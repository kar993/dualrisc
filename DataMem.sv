==> flow/design.v <==
`timescale 1ns / 1ps
module DataMem(clk,wd,din,addr,dout);
input reg clk,wd;
input reg [15:0]din;
input reg [7:0] addr;
output reg [15:0] dout;
reg [255:0]RAM[15:0];
always@(posedge clk)begin
    if(wd)begin 
        RAM[addr]<=din;
        dout<=din;
    end
    else begin
    dout<=RAM[addr];
    end
end
endmodule
Reports on DataMem
Tool output for the design above, in the order of the flow.
Lines are those of the file above, counted from 1.
Operators: Yosys type, input widths -> output width; for muxes data width and select width s.
Not given: --
- design top: DataMem
- clock input: clk
- standard-cell library: sky130hd
- corner: tt_025C_1v80

Elaborated design
Source: Yosys, flattened and elaborated, memories not mapped. Widths are those after wreduce; folded enables and synchronous resets count as part of the registers. Registers that Yosys merges into a memory's read port (data or address) are not register bits. Print and check cells do not count. Equal cells are merged and count once.
Memory sizes are those after Yosys's memory passes, which may raise the word count (mostly to a power of two), join words into wider ones and drop unused or constant bits.
- output and inout port bits at 16
- noted input port bits: 26
- noted word-level cells: 6
- noted register bits: 16
- noted RAM bits: 4096
- memories kept: 1
- memories (name ; words ; width ; read ports ; write ports ; RTL line ; text):
    RAM ; 16 ; 256 ; 1 ; 1 ; 7 ; reg [255:0]RAM[15:0];
- multiplexer cells at 4
- operators by type and width (cell ; count):
    $mux 256 ; 1
    $mux 16 ; 1
    $mux 4 ; 1
    $mux 1 ; 1

Depth
Yosys ltp: most cells in a row. Word level: on the elaborated netlist, between registers, memories and ports. Mapped: between sequential cells and ports; inverters and the memories' decode and read muxes count.
- word-level depth at 1
- noted ABC_AREA: 1
- mapped depth: 12
- mapped depth without buffers: 9

Netlist
Yosys stat after the flow's synthesis: flattened, memories mapped to cells. It holds for the ABC_AREA given above (unset counts as 0); a run with the other value may have another netlist.
Totals and module areas in this step are rounded.
- noted buffer cells: 46
- cell count at 1040
- mapped area: 11100 sq um
- flip-flops: 272
- cell types (cell type ; count):
    sky130_fd_sc_hd__edfxtp_1 ; 256
    sky130_fd_sc_hd__nand2_1 ; 611
    sky130_fd_sc_hd__dfxtp_1 ; 16
    sky130_fd_sc_hd__nor2_1 ; 64
    sky130_fd_sc_hd__nand3_1 ; 35
    sky130_fd_sc_hd__buf_2 ; 25
    sky130_fd_sc_hd__buf_6 ; 7
    sky130_fd_sc_hd__buf_4 ; 7
    sky130_fd_sc_hd__inv_1 ; 7
    sky130_fd_sc_hd__clkbuf_1 ; 6
    sky130_fd_sc_hd__buf_8 ; 1
    sky130_fd_sc_hd__nor2_2 ; 2
    sky130_fd_sc_hd__inv_2 ; 2
    sky130_fd_sc_hd__inv_4 ; 1

Timing after synthesis
OpenSTA on the mapped netlist: ideal clock, no wires. The path of least setup slack (recovery checks aside). Input and output delay are each 20% of the period. Register names are those of the netlist, which keeps one name where synthesis merged equal registers.
- path type: input-to-reg
- from: input port addr[0]
- to: memory RAM[0][0]
- arrival at 2.325 ns
- noted required time: 4.802 ns
- period: 5.19 ns
- stages: 6
- path buffers: 3
- path delay at 1.675 ns
- setup slack: 2.476 ns
- launch time at the first pin: 1.038 ns
- period reached after synthesis: 2.714 ns
"path delay" = arrival - input delay + setup time.
"stages": output pins that drive a net of the path, with the launching flip-flop's if there is one; two outputs of one cell count as two.
"period reached after synthesis" = period - worst setup slack (recovery checks aside). The figure is calculated, with input and output delays left at 20% of the set period.
The rows between start and end are the longest chain of elaborated cells between them; the timing report does not say that the signal goes this way. Where chains are equally long, one stands for them.
A line is the first line of the expression or statement that the cell stems from. Yosys adds cells for indexed reads and writes and turns some case tables into memories.
- path through: sky130_fd_sc_hd__buf_6 > sky130_fd_sc_hd__inv_4 > sky130_fd_sc_hd__buf_8 > sky130_fd_sc_hd__buf_4 > sky130_fd_sc_hd__nand3_1 > sky130_fd_sc_hd__nor2_1
- cells in the longest elaborated chain: 1
- ends and longest elaborated chain, post-synthesis (element ; RTL line ; text):
    start: declaration ; 5 ; input reg [7:0] addr;
    $mux 4 ; 9 ; if(wd)begin
    end: declaration ; 7 ; reg [255:0]RAM[15:0];

Path in the finished layout
Path of least setup slack in the final report of job 1 (OpenROAD, finished layout, wires in). Where an end is a register, its clock arrival counts in the times.
- path type: input-to-reg
- from: input port addr[1]
- to: memory RAM[13][5]
- period: 4.17 ns
- stages: 7
- arrival at 3.20 ns
- noted required time: 4.41 ns
- setup slack: 1.21 ns
- launch time at the first pin: 0.83 ns
- path buffers: 4
The rows between start and end are the longest chain of elaborated cells between them; the timing report does not say that the signal goes this way. Where chains are equally long, one stands for them.
- path through: sky130_fd_sc_hd__clkdlybuf4s50_1 > sky130_fd_sc_hd__inv_1 > sky130_fd_sc_hd__buf_2 > sky130_fd_sc_hd__buf_2 > sky130_fd_sc_hd__nand3_1 > sky130_fd_sc_hd__nor2_2 > sky130_fd_sc_hd__buf_6
- cells in the longest elaborated chain: 1
- ends and longest elaborated chain, after layout (element ; RTL line ; text):
    start: declaration ; 5 ; input reg [7:0] addr;
    $mux 4 ; 9 ; if(wd)begin
    end: declaration ; 7 ; reg [255:0]RAM[15:0];

--- measured runs ---
Design DataMem on sky130hd. What follows are 2 stored runs of the flow, each under its own settings; their order means nothing. The constraints put input and output delay at 20% of the set period each and load the outputs with 0.01 pF.
By "reached clock period" is meant the clock period of the run minus its worst setup slack. This is arithmetic on one report: input and output delays are still those of the set period (20% each).
"critical path time" means the part of the period allowed to the worst setup path (the constraints hold back 20% at inputs and 20% at outputs) less its slack; where the path has registers, the arrival times of their clocks count too.
"power consumption" rests on the timing tool's default activity at the inputs, not on a simulated workload.
The results are shown rounded.

Job 1
Settings were period_ns = 4.17; CORE_UTILIZATION = 64; SETUP_SLACK_MARGIN = 0.13; PLACE_DENSITY_LB_ADDON = 0.08; CORE_MARGIN = 9; CELL_PAD_IN_SITES_GLOBAL_PLACEMENT = 1; TNS_END_PERCENT = 80; ABC_AREA = 1; GPL_TIMING_DRIVEN = 0; GPL_ROUTABILITY_DRIVEN = 1; SLEW_MARGIN = 20; MIN_ROUTING_LAYER = met1; CAP_MARGIN = 20
- full die area: 22300 sq um
- power consumption: 0.00594 W
- noted the worst setup slack after layout: 1.21 ns
- std-cell area (final layout): 12900 sq um
- noted the reached clock period: 2.962 ns
- total negative slack: 0.000 ns
- critical path time at 2.13 ns
- critical path kind: input-to-reg
- netlist area reported by Yosys: 11100 sq um
- noted the post-route worst hold slack: 0.716 ns

Job 2
Settings were period_ns = 3.64; CORE_UTILIZATION = 68; SETUP_SLACK_MARGIN = 0.68; PLACE_DENSITY = 0.54; GPL_ROUTABILITY_DRIVEN = 1; CTS_CLUSTER_SIZE = 35; CAP_MARGIN = 20; MIN_ROUTING_LAYER = met1; CORE_MARGIN = 2; SLEW_MARGIN = 20
- total negative slack: 0.000 ns
- netlist area reported by Yosys: 10400 sq um
- noted the reached clock period: 2.727 ns
- full die area: 16300 sq um
- power consumption: 0.00628 W
- noted the post-route worst hold slack: 0.691 ns
- std-cell area (final layout): 12000 sq um
- critical path time at 2.00 ns
- critical path kind: input-to-reg
- noted the worst setup slack after layout: 0.913 ns
--- end ---
